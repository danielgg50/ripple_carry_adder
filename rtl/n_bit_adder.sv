==> flow/design.v <==
`timescale 1ns / 1ps
module dff #(parameter WIDTH = 1)(
    output reg [WIDTH-1:0] q,
    input wire [WIDTH-1:0] d,
    input wire en,
    input wire rst,
    input wire clk
);
    always @(posedge clk)
       if(rst == 1'b1)
          q <= 'b0;
       else 
          q <= d;
endmodule
`timescale 1ns / 1ps
module full_adder(
    output wire c, s,    
    input wire a, b, cin
);
    wire t;
    assign t = a^b;
    assign c = (cin & t) | (a & b);
    assign s = t^cin;
endmodule
`timescale 1ns / 1ps
module n_bit_adder #(parameter WIDTH = 8) (
    output wire [WIDTH-1:0] s,
    output wire c,            
    input wire [WIDTH-1:0] a, b, 
    input wire cin,              
    input wire en,
    input wire rst,
    input wire clk
);
    wire [WIDTH-1:0] a_d [WIDTH:0];  
    wire [WIDTH-1:0] b_d [WIDTH-1:0];  
    wire             c_d [WIDTH:0];   
    assign a_d[0] = a;
    assign b_d[0] = b;
    assign c_d[0] = cin;
    genvar i, j;
    generate
        for(i = 0; i < WIDTH; i = i+1) begin: comp_gen
            wire [WIDTH-1:0] a_q;
            wire [WIDTH-1:i] b_q;
            wire c_q;
            wire s_i;
            dff #(WIDTH)   a_dff(a_q, a_d[i], en, rst, clk);
            dff #(WIDTH-i) b_dff(b_q, b_d[i][WIDTH-1:i], en, rst, clk);
            dff #(1)       c_dff(c_q, c_d[i], en, rst, clk);
            full_adder u_add(c_d[i+1], s_i, a_q[i], b_q[i], c_q);
            for(j=0; j < WIDTH; j = j+1) begin: comp_a_d
                if(j == i) 
                    assign a_d[i+1][j] = s_i;
                else
                    assign a_d[i+1][j] = a_q[j];
            end
            if( i != WIDTH-1)
                assign b_d[i+1][WIDTH-1:i+1] = b_q[WIDTH-1:i+1];  
        end
    endgenerate
    assign s = a_d[WIDTH];
    assign c = c_d[WIDTH];
endmodule
# Step by step through the tools: n_bit_adder
# What the tools print for n_bit_adder, step after step.
# Line numbers count from 1 in the design file above.
# Cell names lack the library's common part.
# The mark -- stands for no value.
# design
design	n_bit_adder
clk_port	clk
cell_library	sky130hd
corner	tt_025C_1v80

# Elaborated design
# Counts by Yosys on the flattened word-level netlist (proc, flatten, opt, wreduce). Print and check cells are left out. Cells with the same type and inputs are merged into one.
# op_classes
add_sub_neg	0
cmp	0
n_mul	0
muxes	0
eq_ne	0
div_mod_pow	0
shifts	0
n_logic	40
n_reduce_logical	0
# op_table
cell	n
1-bit bitwise AND	16
1-bit XOR	16
1-bit bitwise OR	8
# word_totals
inputBits	20
clocked_rd_ports_x_width	0
ramBits	0
wordCells	64
memories	0
out_inout_bits	9
romBits	0
latchBits	0
register_bits	108

# Logic depth
# Depth = most cells in a row (Yosys ltp): at word level without a register or memory, in the mapped netlist without a sequential cell, where the memories' decode and read muxes count.
# depth
word_depth	3
abc_area	0
ltp_mapped	4
mapped_depth_nobuf	2

# Mapped cells and area
# Yosys stat after the flow's synthesis: flattened, memories mapped to cells. It holds for the ABC_AREA given above (unset counts as 0); a run with the other value may have another netlist.
# Totals and module areas in this step are rounded.
# types
type	n	type_area_um2
dfxtp_1	108	2.16E+03
nor2b_1	98	613.088
fa_1	8	160.154
nor2b_2	10	87.584
buf_6	4	45.043
buf_2	8	40.038
buf_4	1	7.507
# synth_totals
sequential_area_mm2	0.00216
ff_cells	108
yosys_area_mm2	0.00312
n_buf	13
cell_count	237
# The figures by module come from a second, unflattened synthesis with its own total; it is not the netlist above.
# hier_totals
cells_unflattened	225
hier_area_mm2	0.00307
# Each row is one instance without its submodules.
# modules
module	n_inst	n_cells	area_mm2	seq_area_mm2
dff #(WIDTH=8)	9	16	0.00021	0.00016
dff #(WIDTH=1)	9	2	0.0000338	0.00002
dff #(WIDTH=7)	1	14	0.000184	0.00014
full_adder	8	1	0.00002	0
dff #(WIDTH=6)	1	12	0.000158	0.00012
dff #(WIDTH=5)	1	10	0.000131	0.0001
dff #(WIDTH=4)	1	8	0.000105	0.0000801
dff #(WIDTH=3)	1	6	0.0000788	0.0000601
dff #(WIDTH=2)	1	4	0.0000526	0.00004
n_bit_adder	1	1	0.0000075	0

# Timing after synthesis
# Source: OpenSTA report_checks on the synthesized netlist (no wires, ideal clock, input and output delay 20% of the period each), path of least setup slack; recovery checks are left aside. Register names are those of the netlist, which keeps one name where synthesis merged equal registers.
# synth_path
path_type	register -> output
from	reg comp_gen[7].b_dff.q
to	out s[7]
setup_slack_ns	0.027
launch_ns	0.000
path_delay_ns	0.925
required_time_ns	0.952
arrival_time_ns	0.925
driving_pins	3
period_ns	1.19
output_delay_ns	0.238
period_less_setup_slack_ns	1.163
# "path_delay_ns" is the arrival time less input delay plus setup time.
# At an output port there is no setup time.
# "driving_pins" counts driving pins, that of a launching flip-flop among them; a cell with two outputs on the path counts twice.
# "period_less_setup_slack_ns" = period - worst setup slack (recovery checks aside). The figure is calculated, with input and output delays left at 20% of the set period.
# The rows between start and end are the longest chain of elaborated cells between them; the timing report does not say that the signal goes this way. Where chains are equally long, one stands for them.
# Each line given opens the expression or statement behind the cell; cells for indexed reads and writes are added by Yosys, which also makes memories of some case tables.
# synth_between
cell_sequence	dfxtp_1 fa_1 buf_4
elab_chain_cells	2
# synth_rtl
element	line	source
start, declared	3	output reg [WIDTH-1:0] q,
start, assigned	11	q <= 'b0;
start, assigned	13	q <= d;
1-bit XOR	21	assign t = a^b;
1-bit XOR	23	assign s = t^cin;
end, declared	27	output wire [WIDTH-1:0] s,

# Timing after layout
# From the final timing report of run 1: the path of least setup slack in the routed layout; clock arrival at registers is part of the times.
# layout_path
path_type	register -> output
from	reg comp_gen[7].c_dff.q
to	out s[7]
arrival_time_ns	1.33
driving_pins	3
launch_ns	0.35
setup_slack_ns	-0.46
output_delay_ns	0.22
required_time_ns	0.87
period_ns	1.09
# The rows between start and end are the longest chain of elaborated cells between them; the timing report does not say that the signal goes this way. Where chains are equally long, one stands for them.
# layout_between
cell_sequence	dfxtp_1 fa_1 buf_2
elab_chain_cells	1
# layout_rtl
element	line	source
start, declared	3	output reg [WIDTH-1:0] q,
start, assigned	11	q <= 'b0;
start, assigned	13	q <= d;
1-bit XOR	23	assign s = t^cin;
end, declared	27	output wire [WIDTH-1:0] s,

# Design n_bit_adder on sky130hd. What follows are 2 stored runs of the flow, each under its own settings; their order means nothing. The constraints put input and output delay at 20% of the set period each and load the outputs with 0.01 pF.
# "timing.achieved_period_ns" is the run's clock period less its worst setup slack. It is reckoned from that one timing run; input and output delays stay at 20% of the period that was set.
# "worst_setup_path_time_ns" is the time allowed to the run's worst setup path (the clock period less input and output delay, where it has them) less its slack. Clock arrival times count: a late capture clock shortens it, a late launch clock lengthens it.
# "design_power_uw": no workload was simulated; the value follows from the tool's default switching activity.
# Results are given in rounded form.
# A setting shown as -- is not set for that run.
# Among the results, -- means that no value is shown for the run.
stored run	period_ns	CORE_UTILIZATION	PLACE_DENSITY_LB_ADDON	CORE_MARGIN	CELL_PAD_IN_SITES_DETAIL_PLACEMENT	ABC_AREA	GPL_TIMING_DRIVEN	GPL_ROUTABILITY_DRIVEN	CTS_CLUSTER_SIZE	CAP_MARGIN	SLEW_MARGIN	MAX_ROUTING_LAYER	PLACE_DENSITY	CORE_ASPECT_RATIO	CELL_PAD_IN_SITES_GLOBAL_PLACEMENT	synthesis_area_mm2	die_mm2	finalCellArea_mm2	post_route_util_pct	timing.setup.ws_ns	tns_setup_ns	hold_ws_ns	design_power_uw	timing.achieved_period_ns	worst_setup_path_time_ns	worst_path_kind
run 1	1.09	37	0.19	3	1	0	1	1	81	20	30	met5	--	--	--	0.00312	0.00956	0.00363	45.6	-0.456	-0.822	0.304	6820	1.546	1.33	register -> output
run 2	2.2	67	--	10	--	--	--	0	--	0	20	--	0.61	0.7	2	--	--	--	--	--	--	--	--	--	--	--
# Run 2: unfinished; error GPL-0301 in placement
